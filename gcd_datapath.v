==> flow/design.v <==
module datapath (clk,rst,in1,in2,a_sel,a_ld,b_sel,b_ld,op_enb,a_gt_b,a_lt_b,a_eq_b,out);
	input clk,rst;
	input [7:0] in1,in2;
	input a_sel,a_ld,b_sel,b_ld,op_enb;
	output a_gt_b,a_lt_b,a_eq_b;
	output [7:0] out;
	wire [7:0] tain,tbin,taout,tbout,t1,t2;
	subtractor s1(taout,tbout,t1);
	subtractor s2(tbout,taout,t2);
	mux m1(tain,a_sel,t1,in1);
	mux m2(tbin,b_sel,t2,in2);
	register r1(clk,rst,tain,a_ld,taout);
	register r2(clk,rst,tbin,b_ld,tbout);
	register r3(clk,rst,taout,op_enb,out);
	comparator c1(taout,tbout,a_gt_b,a_eq_b,a_lt_b);
endmodule
module comparator (a,b,a_gt_b,a_eq_b,a_lt_b);
	input [7:0] a,b;
	output reg a_gt_b,a_eq_b,a_lt_b;
	always @(a or b)
		begin
			if(a>b)
				{a_gt_b,a_eq_b,a_lt_b} <= 3'b100;
			else if(a==b)
				{a_gt_b,a_eq_b,a_lt_b} <= 3'b010;
			else
				{a_gt_b,a_eq_b,a_lt_b} <= 3'b001;
		end
endmodule
module register(clk,rst,din,ld,y);
	input clk,rst,ld;
	input [7:0] din;
	output reg [7:0] y;
	always @(posedge clk)
		begin
			if(rst)
				y <= 8'b0;
			else if(ld)
				y <= din;
		end
endmodule
module subtractor (in1,in2,out);
	input [7:0] in1,in2;
	output reg [7:0] out;
	always @(in1 or in2)
		begin
			out  <= in1 - in2;
		end
endmodule
module mux(y,sel,in0,in1);
	input [7:0] in0,in1;
	input sel;
	output reg [7:0] y;
	always @(sel or in0 or in1)
		begin
			if(sel == 0)
				y <= in0;
			else
				y <= in1;
		end
endmodule
# Step by step through the tools: datapath
# Tool output for the design above, in the order of the flow.
# Line numbers count from 1 in the design file above.
# Library cell names are shortened.
# The mark - stands for no value.
dict set report inputs {
  top {datapath}
  clk_port {clk}
  cell_library {sky130hd}
  lib_corner {tt_025C_1v80}
}

# Elaborated design
# Source: Yosys, flattened and elaborated, memories not mapped. Widths are those after wreduce; folded enables and synchronous resets count as part of the registers. Registers that Yosys merges into a memory's read port (data or address) are not register bits. Print and check cells do not count. Equal cells are merged and count once.
dict set report classes {
  compare 1
  add_sub_neg 2
  mux 4
  eq_ne 1
}
# op count
set op_table {}
lappend op_table {{subtractor 8 bit} 2}
lappend op_table {{2-to-1 mux 8 bit} 2}
lappend op_table {{greater-than comparator 8 bit} 1}
lappend op_table {{equality test 8 bit} 1}
lappend op_table {{2-to-1 mux 3 bit} 1}
lappend op_table {{2-to-1 mux 2 bit} 1}
dict set report word_totals {
  inputBits 23
  out_inout_bits 11
  elab_cells 11
  ff_bits 24
}

# Depth
# Yosys ltp: most cells in a row. Word level: on the elaborated netlist, between registers, memories and ports. Mapped: between sequential cells and ports; inverters and the memories' decode and read muxes count.
dict set report logic_depth {
  word_depth 3
  abc_area 0
  depth_mapped 9
  mapped_depth_nobuf 9
}

# Netlist
# Yosys stat after the flow's synthesis: flattened, memories mapped to cells. It holds for the ABC_AREA given above (unset counts as 0); a run with the other value may have another netlist.
# cell_type count type_area_um2
set by_type {}
lappend by_type {dfxtp_1 24 480.461}
lappend by_type {ha_1 17 212.704}
lappend by_type {nor2_1 35 131.376}
lappend by_type {a21oi_1 20 100.096}
lappend by_type {mux2i_1 10 100.096}
lappend by_type {a211oi_1 12 90.086}
lappend by_type {inv_1 15 56.304}
lappend by_type {xnor2_1 5 43.792}
lappend by_type {fa_1 2 40.038}
lappend by_type {o21ai_0 8 40.038}
lappend by_type {clkbuf_1 9 33.782}
lappend by_type {nor2b_1 5 31.28}
lappend by_type {nand3b_1 4 30.029}
lappend by_type {nor3_1 6 30.029}
lappend by_type {xor2_1 3 26.275}
lappend by_type {and2b_1 3 22.522}
lappend by_type {mux2_2 2 22.522}
lappend by_type {buf_2 4 20.019}
# Other cell types: 17; their cells: 26.
dict set report mapped {
  cell_count 210
  mapped_area_um2 1695.4
  ffs 24
  n_buf 15
  sequential_area_um2 480.5
}
# By module: a second synthesis without flattening, with its own total; a netlist apart from the flattened one above.
dict set report unflattened {
  hier_cells 212
  hier_area_um2 1998.2
}
# Rows give one instance, submodules left out.
# mod n_cells n_inst mod_seq_area_um2 mod_area_um2
set by_module {}
lappend by_module {register 26 3 160.2 285.3}
lappend by_module {subtractor 43 2 0.0 331.6}
lappend by_module {mux 9 2 0.0 131.4}
lappend by_module {comparator 30 1 0.0 216.5}
lappend by_module {datapath 0 1 0.0 0.0}

# Worst setup path after synthesis
# Source: OpenSTA report_checks on the synthesized netlist (no wires, ideal clock, input and output delay 20% of the period each), path of least setup slack; recovery checks are left aside. Register names are those of the netlist, which keeps one name where synthesis merged equal registers.
dict set report synth_path {
  path_kind {reg2out}
  start {register r1.y[0]}
  end {output a_gt_b}
  tclk_ns 4.73
  path_buffers 0
  setup_slack_ns 2.046
  required_ns 3.784
  arrival_ns 1.738
  delay_ns 1.738
  driving_pins 10
  launch_ns 0.000
  output_delay_ns 0.946
  period_less_setup_slack_ns 2.684
}
# "delay_ns" = arrival - input delay + setup time.
# At an output port there is no setup time.
# "driving_pins": output pins that drive a net of the path, with the launching flip-flop's if there is one; two outputs of one cell count as two.
# "period_less_setup_slack_ns" is the clock period less the worst setup slack; recovery checks do not enter. This is arithmetic on one report: input and output delays are still those of the set period (20% each).
# Between the ends stands the longest chain of elaborated cells between them, by number of cells; it is not shown to be the way that was timed. Of several equally long chains one is given.
# A line is the first line of the expression or statement that the cell stems from. Yosys adds cells for indexed reads and writes and turns some case tables into memories.
dict set report synth_via {
  path_cell_list {dfxtp_1 -> inv_1 -> ha_1 -> fa_1 -> nor2b_4 -> o21ai_2 -> nand2b_2 -> a221oi_2 -> a21oi_1 -> nor2b_1}
  elab_chain_len 2
  cells_between 2
  lines_between 1
  cone_classes {compare: 1; mux: 1}
}
# element line
set synth_rtl {}
lappend synth_rtl {{from (decl)} 33} ;# output reg [7:0] y;
lappend synth_rtl {{from (assign)} 37} ;# y <= 8'b0;
lappend synth_rtl {{from (assign)} 39} ;# y <= din;
lappend synth_rtl {{greater-than comparator 8 bit} 22} ;# if(a>b)
lappend synth_rtl {{2-to-1 mux 3 bit} 22}
lappend synth_rtl {{to (decl)} 5} ;# output a_gt_b,a_lt_b,a_eq_b;

# Worst path after layout
# Path of least setup slack in the final report of flow run A (OpenROAD, finished layout, wires in). Where an end is a register, its clock arrival counts in the times.
dict set report layout_path {
  path_kind {reg2out}
  start {register r1.y[0]}
  end {output a_gt_b}
  setup_slack_ns -0.26
  path_buffers 1
  tclk_ns 2.25
  launch_ns 0.33
  arrival_ns 2.06
  required_ns 1.80
  driving_pins 11
  output_delay_ns 0.45
}
# Between the ends stands the longest chain of elaborated cells between them, by number of cells; it is not shown to be the way that was timed. Of several equally long chains one is given.
dict set report layout_via {
  path_cell_list {dfxtp_2 -> inv_2 -> ha_4 -> fa_2 -> nor2b_4 -> o21ai_2 -> nand2b_4 -> a221oi_4 -> a21oi_2 -> nor2b_1 -> buf_2}
  elab_chain_len 2
  cells_between 2
  lines_between 1
  cone_classes {compare: 1; mux: 1}
}
# element line
set layout_rtl {}
lappend layout_rtl {{from (decl)} 33} ;# output reg [7:0] y;
lappend layout_rtl {{from (assign)} 37} ;# y <= 8'b0;
lappend layout_rtl {{from (assign)} 39} ;# y <= din;
lappend layout_rtl {{greater-than comparator 8 bit} 22} ;# if(a>b)
lappend layout_rtl {{2-to-1 mux 3 bit} 22}
lappend layout_rtl {{to (decl)} 5} ;# output a_gt_b,a_lt_b,a_eq_b;

Subject: flow runs of datapath

Hi,

Design datapath on sky130hd. What follows are 2 stored runs of the flow, each under its own settings; their order means nothing. The constraints put input and output delay at 20% of the set period each and load the outputs with 0.01 pF.
"achieved_clock_period_ns" = clock period - worst setup slack. The figure is calculated, with input and output delays left at 20% of the set period.
"critical_path_time_ns" = time allowed to the worst setup path (clock period - input delay - output delay, where it has them) - its slack; a late launch clock adds to it, a late capture clock takes from it.
"totalPower_uw": no workload was simulated; the value follows from the tool's default switching activity.

[flow] flow run A: files
==> flow/run.sh <==
#!/bin/bash
# the make line also repeats the synthesis and layout settings of config.mk as NAME=value (left out here)
make -C /OpenROAD-flow-scripts/flow DESIGN_CONFIG=/design/flow/config.mk WORK_HOME=/design/flow/orfs CLKGATE_MAP_FILE= finish
==> flow/config.mk <==
export PLATFORM = sky130hd
export DESIGN_NAME = datapath
export DESIGN_NICKNAME = datapath
export VERILOG_FILES = /design/flow/design.v
export SDC_FILE = /design/flow/constraint.sdc
export NUM_CORES = 4
export LEC_CHECK = 0
export CAP_MARGIN = 20
export CORE_MARGIN = 2
export CORE_UTILIZATION = 53
export HOLD_SLACK_MARGIN = 0.27
export MAX_ROUTING_LAYER = met5
export MIN_ROUTING_LAYER = met1
export PLACE_DENSITY_LB_ADDON = 0.06
export SLEW_MARGIN = 35
export TNS_END_PERCENT = 40
==> flow/constraint.sdc <==
create_clock -name core_clock -period 2.25 [get_ports {clk}]
set_input_delay 0.4500 -clock core_clock [delete_from_list [all_inputs] [get_ports {clk}]]
set_output_delay 0.4500 -clock core_clock [all_outputs]
set_load 0.01 [all_outputs]

[flow] flow run A: metrics
[metrics] setup_worst_slack_ns = -0.259
[metrics] stdcell_area_um2 = 2327.2
[metrics] final_hold_ws_ns = 0.513
[metrics] tns_ns = -0.530
[metrics] die_area_um2 = 3667.5
[metrics] achieved_clock_period_ns = 2.509
[metrics] synth_area_um2 = 1695.4
[metrics] totalPower_uw = 1546
[metrics] critical_path_time_ns = 2.06
[metrics] path_kind = reg2out

[flow] flow run B: files
==> flow/run.sh <==
#!/bin/bash
# the make line also repeats the synthesis and layout settings of config.mk as NAME=value (left out here)
make -C /OpenROAD-flow-scripts/flow DESIGN_CONFIG=/design/flow/config.mk WORK_HOME=/design/flow/orfs CLKGATE_MAP_FILE= finish
==> flow/config.mk <==
export PLATFORM = sky130hd
export DESIGN_NAME = datapath
export DESIGN_NICKNAME = datapath
export VERILOG_FILES = /design/flow/design.v
export SDC_FILE = /design/flow/constraint.sdc
export NUM_CORES = 4
export LEC_CHECK = 0
export ABC_AREA = 0
export CAP_MARGIN = 5
export CELL_PAD_IN_SITES_GLOBAL_PLACEMENT = 0
export CORE_ASPECT_RATIO = 0.6
export CORE_MARGIN = 2
export CORE_UTILIZATION = 21
export CTS_CLUSTER_DIAMETER = 177
export GPL_TIMING_DRIVEN = 0
export MIN_ROUTING_LAYER = met2
export PLACE_DENSITY_LB_ADDON = 0.09
export SLEW_MARGIN = 25
==> flow/constraint.sdc <==
create_clock -name core_clock -period 4.48 [get_ports {clk}]
set_input_delay 0.8960 -clock core_clock [delete_from_list [all_inputs] [get_ports {clk}]]
set_output_delay 0.8960 -clock core_clock [all_outputs]
set_load 0.01 [all_outputs]

[flow] flow run B: metrics
[metrics] setup_worst_slack_ns = 0.905
[metrics] stdcell_area_um2 = 2215.9
[metrics] final_hold_ws_ns = 0.503
[metrics] tns_ns = 0.000
[metrics] die_area_um2 = 8831.6
[metrics] achieved_clock_period_ns = 3.575
[metrics] synth_area_um2 = 1695.4
[metrics] totalPower_uw = 848.9
[metrics] critical_path_time_ns = 2.68
[metrics] path_kind = reg2out

Regards
